==> flow/design.v <==
package usertype;
typedef enum logic [3:0] { 
	No_action	= 4'd0,
	Buy				= 4'd1,
	Check			= 4'd2,
	Deposit		= 4'd4, 
	Return		= 4'd8 
}	Action ;
typedef enum logic [3:0] { 
	No_Err					= 4'b0000,  
	INV_Not_Enough	= 4'b0010,  
	Out_of_money		= 4'b0011,  
	INV_Full				= 4'b0100,  
	Wallet_is_Full	= 4'b1000,  
	Wrong_ID				= 4'b1001,  
	Wrong_Num				= 4'b1100,  
	Wrong_Item			= 4'b1010,  
	Wrong_act				= 4'b1111   
}	Error_Msg ;
typedef enum logic [1:0]	{ 
	Platinum	= 2'b00,
	Gold			= 2'b01,
	Silver		= 2'b10,
	Copper		= 2'b11
}	User_Level ;				
typedef enum logic [1:0] {
	No_item	= 2'd0,
	Large		= 2'd1,
	Medium	= 2'd2,
	Small		= 2'd3
}	Item_id ;
typedef logic [7:0] User_id;
typedef logic [5:0] Item_num;
typedef logic [15:0] Money;
typedef logic [11:0] EXP;
typedef logic [15:0] Item_num_ext;
typedef struct packed {
	Item_id		item_ID;
	Item_num	item_num;
	User_id		seller_ID;
}	Shopping_His;  
typedef struct packed {
	Item_num		large_num;
	Item_num		medium_num;
	Item_num		small_num;
	User_Level	level;
	EXP					exp;
}	Shop_Info;  
typedef struct packed {
	Money money; 
	Shopping_His shop_history;
}	User_Info;  
typedef union packed { 	
	Money					d_money;
	User_id	[1:0]	d_id;
	Action	[3:0]	d_act;
	Item_id	[7:0]	d_item;
	Item_num_ext	d_item_num;
} DATA;
typedef enum logic [3:0] { 
	No_Err_m					= 4'b0000,  
	INV_Not_Enough_m	= 4'b0010,  
	Out_of_money_m		= 4'b0011,  
	INV_Full_m				= 4'b0100,  
	Wallet_is_Full_m	= 4'b1000,  
	Wrong_ID_m				= 4'b1001,  
	Wrong_Num_m				= 4'b1100,  
	Wrong_Item_m			= 4'b1010,  
	Wrong_act_m				= 4'b1111   
}	Msg ;
endpackage
import usertype::*;  
module SUBWAY(
           clk,
           rst_n,
           in_valid,
           init,
           in0,
           in1,
           in2,
           in3,
           out_valid,
           out
       );
input clk, rst_n;
input in_valid;
input [1:0] init;
input [1:0] in0, in1, in2, in3;
output reg       out_valid;
output reg [1:0] out;
parameter IDLE ='d0 ,
          STEP0 ='d1,
          STEP1 ='d2,
          STEP2 ='d3,
          STEP3 ='d4,
          STEP4 ='d5,
          STEP5 ='d6,
          STEP6 ='d7,
          STEP7 ='d8,
          OUTPUT='d9;
reg [3:0] current_state,next_state;
reg out_reg[0:62];
reg [1:0]set_row,next_row;
reg[2:0] inflag;
reg flag;
reg [2:0]round;
reg map2,map4,map6;
reg control4[0:7];
reg control7[0:6];
wire in_row[0:3];
assign in_row[0]=in0[0];
assign in_row[1]=in1[0];
assign in_row[2]=in2[0];
assign in_row[3]=in3[0];
always @(posedge clk or negedge rst_n) begin
    if(!rst_n) current_state <= IDLE;
    else  current_state <=next_state;
end
always @(*) begin
    if (!rst_n) next_state=IDLE;
    else begin
        case (current_state)
            IDLE:begin
                if(inflag==4)
                    next_state=STEP0;
                else
                    next_state=IDLE;
            end
            STEP0:next_state=STEP1;
            STEP1:next_state=STEP2;
            STEP2:next_state=STEP3;
            STEP3:next_state=STEP4;
            STEP4:next_state=STEP5;
            STEP5:next_state=STEP6;
            STEP6:next_state=STEP7;
            STEP7:begin
                if (round==3'd7) begin
                    next_state=OUTPUT;
                end
                else
                    next_state=STEP0;
            end
            OUTPUT:begin
                if (round==3'd7&&inflag==3'd6) begin
                    next_state=IDLE;
                end
                else
                    next_state=OUTPUT;
            end
            default:next_state=IDLE;
        endcase
    end
end
always @(posedge clk or negedge rst_n) begin
    if(!rst_n)begin
        inflag<=0;
        flag<=0;
    end
    else begin
        case (current_state)
            IDLE:begin
                if(in_valid)
                begin
                    inflag<=inflag+1;
                    flag<=1;
                end
            end
            STEP7:begin
                if(round==3'd7)
                    inflag<=inflag+1;
            end
            OUTPUT:begin
                if(round==3'd7&&inflag==3'd6)
                    inflag<=0;
                else
                    inflag<=inflag+1;
            end
            default:
            begin
                inflag<=0;
                flag<=0;
            end
        endcase
    end
end
always @(posedge clk or negedge rst_n) begin
    if(!rst_n)
    begin
        round<=0;
    end
    else
    begin
        case (current_state)
            STEP7: begin
                round<=round+1;
            end
            OUTPUT:begin
                if(inflag==3'd7)
                    round<=round+1;
                else if(round==3'd7&&inflag==3'd6)
                    round<=0;
                else
                    round<=round;
            end
            default: round<=round;
        endcase
    end
end
always @(posedge clk  ) begin
begin
        case (current_state)
            IDLE:begin
                if(inflag==3'd2)
                    map2<=in_row[set_row];
                else
                    map2<=map2;
                if(inflag==3'd4)
                    map4<=in_row[set_row];
                else
                    map4<=map4;
            end
            STEP5:begin
                if(in_valid)
                begin
                    map2<=in_row[next_row];
                end
                else
                    map2<=map2;
            end
            STEP7:begin
                if(in_valid)
                begin
                    map4<=in_row[next_row];
                end
                else
                    map4<=map4;
            end
            STEP1:begin
                if(in_valid)
                begin
                    if(round==0)
                    begin
                        if(set_row==0||set_row==1)
                            map6<=in_row[1];
                        else
                            map6<=in_row[2];
                    end
                    else
                    begin
                        if(next_row==0||next_row==1)
                            map6<=in_row[1];
                        else
                            map6<=in_row[2];
                    end
                end
                else
                    map6<=map6;
            end
            default: begin
                map2<=map2;
                map4<=map4;
                map6<=map6;
            end
        endcase
    end
end
always @(posedge clk  ) begin
    begin
        case (current_state)
            STEP3:begin
                if (in_valid) begin
                    if(in1==0)
                        next_row<=1;
                    else if(in2==0)
                        next_row<=2;
                    else if(in0==0)
                        next_row<=0;
                    else
                        next_row<=3;
                end
                else
                    next_row<=next_row;
            end
            default: next_row<=next_row;
        endcase
    end
end
always @(posedge clk  ) begin
begin
        case (current_state)
            IDLE:begin
                if (in_valid&&!flag) begin
                    set_row<=init;
                end
                else
                    set_row<=set_row;
            end
            STEP7:begin
                set_row<=next_row;
            end
            default: begin
                set_row<=set_row;
            end
        endcase
    end
end
integer i;
always @(posedge clk  ) begin
    begin
        case (current_state)
            STEP0:begin
                out_reg[56]<=0;
                out_reg[48]<=out_reg[56];
                out_reg[40]<=out_reg[48];
                out_reg[32]<=out_reg[40];
                out_reg[24]<=out_reg[32];
                out_reg[16]<=out_reg[24];
                out_reg[8]<=out_reg[16];
                out_reg[0]<=out_reg[8];
            end
            STEP1:begin
                if(map2==2'b01)
                    out_reg[57]<=1;
                else
                    out_reg[57]<=0;
                out_reg[1]<=out_reg[9];
                out_reg[9]<=out_reg[17];
                out_reg[17]<=out_reg[25];
                out_reg[25]<=out_reg[33];
                out_reg[33]<=out_reg[41];
                out_reg[41]<=out_reg[49];
                out_reg[49]<=out_reg[57];
            end
            STEP2:begin
                out_reg[58]<=0;
                out_reg[2]<=out_reg[10];
                out_reg[10]<=out_reg[18];
                out_reg[18]<=out_reg[26];
                out_reg[26]<=out_reg[34];
                out_reg[34]<=out_reg[42];
                out_reg[42]<=out_reg[50];
                out_reg[50]<=out_reg[58];
            end
            STEP3:begin
                if(map4==2'b01)
                    out_reg[59]<=1;
                else
                    out_reg[59]<=0;
                out_reg[3]<=out_reg[11];
                out_reg[11]<=out_reg[19];
                out_reg[19]<=out_reg[27];
                out_reg[27]<=out_reg[35];
                out_reg[35]<=out_reg[43];
                out_reg[43]<=out_reg[51];
                out_reg[51]<=out_reg[59];
            end
            STEP4:begin
                if (set_row==0||set_row==3)
                    out_reg[60]<=1;
                else
                    out_reg[60]<=0;
                out_reg[4]<=out_reg[12];
                out_reg[12]<=out_reg[20];
                out_reg[20]<=out_reg[28];
                out_reg[28]<=out_reg[36];
                out_reg[36]<=out_reg[44];
                out_reg[44]<=out_reg[52];
                out_reg[52]<=out_reg[60];
            end
            STEP5:begin
                if(map6==2'b01)
                    out_reg[61]<=1;
                else
                    out_reg[61]<=0;
                out_reg[5]<=out_reg[13];
                out_reg[13]<=out_reg[21];
                out_reg[21]<=out_reg[29];
                out_reg[29]<=out_reg[37];
                out_reg[37]<=out_reg[45];
                out_reg[45]<=out_reg[53];
                out_reg[53]<=out_reg[61];
            end
            STEP6:begin
                begin
                    if(next_row==0||next_row==1)
                        out_reg[62]<=0;
                    else
                        out_reg[62]<=1;
                    out_reg[6]<=out_reg[14];
                    out_reg[14]<=out_reg[22];
                    out_reg[22]<=out_reg[30];
                    out_reg[30]<=out_reg[38];
                    out_reg[38]<=out_reg[46];
                    out_reg[46]<=out_reg[54];
                    out_reg[54]<=out_reg[62];
                end
            end
            STEP7:begin
                if(round==7)
                begin
                    for (i = 0; i<61; i=i+1) begin
                        out_reg[i]<=out_reg[i+1];
                    end
                    out_reg[62]<=0;
                end
                else
                begin
                    if(set_row==0||set_row==1)
                        out_reg[55]<=0;
                    else
                        out_reg[55]<=1;
                    out_reg[7]<=out_reg[15];
                    out_reg[15]<=out_reg[23];
                    out_reg[23]<=out_reg[31];
                    out_reg[31]<=out_reg[39];
                    out_reg[39]<=out_reg[47];
                    out_reg[47]<=out_reg[55];
                end
            end
            OUTPUT:begin
                for (i = 0; i<61; i=i+1) begin
                    out_reg[i]<=out_reg[i+1];
                end
                out_reg[62]<=0;
            end
            default:begin
                for(i=0;i<63;i=i+1)
                begin
                    out_reg[i]<=out_reg[i];
                end
            end
        endcase
    end
end
always @(posedge clk  ) begin
begin
        case (current_state)
            STEP4:begin
                if(set_row==0||set_row==1)
                    control4[7]<=1;
                else
                    control4[7]<=0;
                control4[0]<=control4[1];
                control4[1]<=control4[2];
                control4[2]<=control4[3];
                control4[3]<=control4[4];
                control4[4]<=control4[5];
                control4[5]<=control4[6];
                control4[6]<=control4[7];
            end
            STEP7:begin
                if(round!=3'd7)
                begin
                    if(next_row==1||next_row==3)
                        control7[6]<=1;
                    else
                        control7[6]<=0;
                    control7[0]<=control7[1];
                    control7[1]<=control7[2];
                    control7[2]<=control7[3];
                    control7[3]<=control7[4];
                    control7[4]<=control7[5];
                    control7[5]<=control7[6];
                end
                else
                begin
                    for (i = 0; i<7;i=i+1 ) begin
                        control7[i]<=control7[i];
                    end
                end
            end
            OUTPUT:begin
                if(inflag==3'd7||(round==3'd7&&inflag==3'd6)) begin
                    for (i = 0; i<7;i=i+1 ) begin
                        control4[i]<=control4[i+1];
                    end
                    for (i = 0; i<6;i=i+1 ) begin
                        control7[i]<=control7[i+1];
                    end
                    control4[7]<=0;
                    control7[6]<=0;
                end
                else
                begin
                    for (i = 0; i<8;i=i+1 ) begin
                        control4[i]<=control4[i];
                    end
                    for (i = 0; i<7;i=i+1 ) begin
                        control7[i]<=control7[i];
                    end
                end
            end
            default:begin
                for (i = 0; i<8;i=i+1 ) begin
                    control4[i]<=control4[i];
                end
                for (i = 0; i<7;i=i+1 ) begin
                    control7[i]<=control7[i];
                end
            end
        endcase
    end
end
always @(posedge clk or negedge rst_n) begin
    if (!rst_n) begin
        out<=0;
        out_valid<=0;
    end
    else
    begin
        case (current_state)
            IDLE:begin
                out<=0;
                out_valid<=0;
            end
            STEP7:begin
                if(round==3'd7)
                begin
                    if(out_reg[0]==0)
                        out<=0;
                    else
                        out<=2;
                    out_valid<=1;
                end
            end
            OUTPUT:begin
                out_valid<=1;
                case (inflag)
                    'd6:begin
                        if(out_reg[0]==0)
                            out<=2;
                        else
                            out<=1;
                    end
                    'd4:begin
                        if(control4[0]==0)
                        begin
                            if(out_reg[0]==0)
                                out<=0;
                            else
                                out<=2;
                        end
                        else
                        begin
                            if(out_reg[0]==0)
                                out<=0;
                            else
                                out<=1;
                        end
                    end
                    'd7:begin
                        if (control7[0]==0) begin
                            if(out_reg[0]==0)
                                out<=0;
                            else
                                out<=2;
                        end
                        else
                        begin
                            if(out_reg[0]==0)
                                out<=1;
                            else
                                out<=0;
                        end
                    end
                    default:begin
                        if(out_reg[0]==0)
                            out<=0;
                        else
                            out<=3;
                    end
                endcase
            end
            default:begin
                out<=0;
                out_valid<=0;
            end
        endcase
    end
end
endmodule
# Reports on SUBWAY
# The steps from the RTL of SUBWAY to its reports follow in flow order.
# Line numbers count from 1 in the design file above.
# Operators carry their Yosys type and port widths (W data, S select, Z words).
# Library cell names are shortened.
# The mark - stands for no value.
# setup
design,SUBWAY
clk_port,clk
lib,sky130hd
lib_corner,tt_025C_1v80

# Elaborated design
# Counts by Yosys on the flattened word-level netlist (proc, flatten, opt, wreduce). Print and check cells are left out.
# bits
regBits,99
latch_bits,0
ram_bits,0
rom_bits,0
clocked_rd_ports_x_width,0
mem_count,0
in_bits,13
out_inout_bits,3
word_cells,375
# op_classes
n_addsub,2
multipliers,0
n_div,0
compare,0
n_eq,31
shift,0
muxes,208
n_logic,1
reduce_and_logical,44
# ops
op,count
$pmux W1 S3,55
$mux W1,102
$pmux W1 S2,26
$pmux W4 S10,1
$reduce_and A2 Y1,14
$reduce_bool A3 Y1,7
$ne A2 B2 Y1 const B,9
$mux W2,9
$eq A4 B3 Y1 const B,4
$mux W3,5
$eq A3 B3 Y1 const B,4
$mux W4,3
$logic_not A2 Y1,5
$reduce_and A3 Y1,3
$pmux W3 S3,1
$eq A2 B2 Y1 const B,4
$reduce_bool A2 Y1,4
$eq A4 B2 Y1 const B,2
$eq A4 B4 Y1 const B,2
$pmux W2 S2,2
$pmux W1 S4,2
$add A3 B1 Y3 const B,2
$ne A3 B3 Y1 const B,2
$pmux W3 S2,1
$pmux W2 S3,1
$logic_or A1 B1 Y1,5
$eq A2 B1 Y1 const B,2
$eq A4 B1 Y1 const B,1
# Other operator kinds: 7; their cells: 8.

# Longest topological paths
# Depth = most cells in a row (Yosys ltp): at word level without a register or memory, in the mapped netlist without a sequential cell, where the memories' decode and read muxes count.
# logic_depth
depth_word,5
ABC_AREA,0
ltp_mapped,7
mapped_depth_nobuf,6

# Mapped cells and area
# Yosys stat after the flow's synthesis: flattened, memories mapped to cells. It holds for the ABC_AREA given above (unset counts as 0); a run with the other value may have another netlist.
# Totals and module areas in this step are rounded.
# types
type,count,area_total_um2
edfxtp_1,85,2.55E+03
nand2_1,171,641.866
dfrtp_1,19,475.456
ha_1,12,150.144
mux2_2,10,112.608
buf_6,7,78.826
and2_1,12,75.072
o21a_1,7,52.55
mux2i_1,5,50.048
nand2b_1,8,50.048
nor2_1,13,48.797
a21oi_1,9,45.043
buf_4,6,45.043
o21ai_0,9,45.043
inv_1,11,41.29
dfstp_2,1,26.275
buf_2,5,25.024
o22ai_1,4,25.024
# Other cell types: 17; their cells: 19.
# mapped
cells,413
mapped_area_um2,4700
seqArea_um2,3100
ffs,105
n_buf,18

# Timing after synthesis
# Path of least setup slack by OpenSTA after synthesis, without wires, with an ideal clock, recovery checks aside; 20% of the period is set as input and as output delay. Where synthesis merged equal registers, the netlist keeps one of their names.
# synth_timing
path_type,register to register
start,register round[0]
end,register control4[0]
period_ps,4160
setup_time_ps,370
launch_ps,0
arrival_ps,1428
t_required_ps,3790
setup_slack_ps,2362
delay_ps,1798
stages,6
path_buffers,0
period_less_setup_slack_ps,1798
# "delay_ps" = arrival - input delay + setup time.
# "stages": output pins that drive a net of the path, with the launching flip-flop's if there is one; two outputs of one cell count as two.
# "period_less_setup_slack_ps" is the clock period less the worst setup slack; recovery checks do not enter. This is arithmetic on one report: input and output delays are still those of the set period (20% each).
# The rows between start and end are the longest chain of elaborated cells between them; the timing report does not say that the signal goes this way. Where chains are equally long, one stands for them.
# Each line given opens the expression or statement behind the cell; cells for indexed reads and writes are added by Yosys, which also makes memories of some case tables.
# A register here has more assigning lines than the two given.
# The path ends at the enable pin of a flip-flop; only ways to that pin are counted.
# synth_between
cell_sequence,dfrtp_1 > ha_1 > ha_1 > and3_1 > nor2_1 > nor2_1
elab_chain_len,5
cone_cells,5
cone_classes,eq/ne (2); reduce/logical (3)
# synth_lines
element,line_no,text
start: declaration,106,reg [2:0]round;
start: assignment,195,round<=round+1;
start: assignment,199,round<=round+1;
$eq A3 B3 Y1,473,if(inflag==3'd7||(round==3'd7&&inflag==3'd6)) begin
$logic_and A1 B1 Y1,473,
$logic_or A1 B1 Y1,473,
$ne A2 B2 Y1,-,
$reduce_and A2 Y1,-,
end: assignment,475,control4[i]<=control4[i+1];
end: assignment,486,control4[i]<=control4[i];
end: declaration,108,reg control4[0:7];

# Path in the finished layout
# Path of least setup slack in the final report of run A (OpenROAD, finished layout, wires in). Where an end is a register, its clock arrival counts in the times.
# The path's times are printed in steps of 10 ps; the period is the one set.
# layout_timing
path_type,register to register
start,register round[0]
end,register inflag[0]
period_ps,2050
setup_time_ps,100
launch_ps,350
arrival_ps,2130
t_required_ps,2310
setup_slack_ps,170
stages,8
path_buffers,1
# The rows between start and end are the longest chain of elaborated cells between them; the timing report does not say that the signal goes this way. Where chains are equally long, one stands for them.
# A register here has more assigning lines than the two given.
# layout_between
cell_sequence,dfrtp_1 > ha_1 > ha_1 > nand2b_1 > buf_4 > o21ai_2 > nor3_1 > a21o_1
elab_chain_len,4
cone_cells,7
cone_classes,eq/ne (2); mux (3); reduce/logical (2)
# layout_lines
element,line_no,text
start: declaration,106,reg [2:0]round;
start: assignment,195,round<=round+1;
start: assignment,199,round<=round+1;
$eq A3 B3 Y1,173,if(round==3'd7&&inflag==3'd6)
$logic_and A1 B1 Y1,173,
$mux W3,173,
$pmux W3 S3,160,case (current_state)
end: assignment,164,inflag<=inflag+1;
end: assignment,170,inflag<=inflag+1;
end: declaration,104,reg[2:0] inflag;

# 2 stored runs of SUBWAY in the flow (synthesis by Yosys, layout by OpenROAD, sky130hd cells), in arbitrary order. Constraints: input delay and output delay 20% of the set period each, output load 0.01 pF.
# "achieved_clock_period_ps" means the clock period less the worst setup slack. The figure is calculated, with input and output delays left at 20% of the set period.
# "worstPathTime_ps" means the part of the period allowed to the worst setup path (the constraints hold back 20% at inputs and 20% at outputs) less its slack; where the path has registers, the arrival times of their clocks count too.
# By "power_total_mw" is meant OpenSTA's value without simulated activity: inputs other than the clock are taken to toggle once in ten clock periods, and the tool carries that through the logic.
# "worstPathTime_ps" is known to 10 ps.
# Results are given in rounded form.
# Among the settings, . means not set for that run.
stored run,period_ns,CORE_UTILIZATION,CAP_MARGIN,CORE_MARGIN,SLEW_MARGIN,PLACE_DENSITY,CELL_PAD_IN_SITES_DETAIL_PLACEMENT,CTS_CLUSTER_DIAMETER,MIN_ROUTING_LAYER,ys_area_um2,worstPathTime_ps,timing.worst_path_kind,total_die_area_um2,fin_util_frac,final_cell_area_um2,power_total_mw,achieved_clock_period_ps,final_hold_ws_ps,setup_tns_ps,worst_setup_slack_ps
run A,2.05,70,20,2,20,.,.,.,.,4700,1880,register to register,7400,0.79,5100,4.2,1877,430,0,170
run B,2.61,41,15,7,25,0.37,0,54,met2,4700,2230,register to register,15000,0.48,5300,3.9,2230,420,0,380
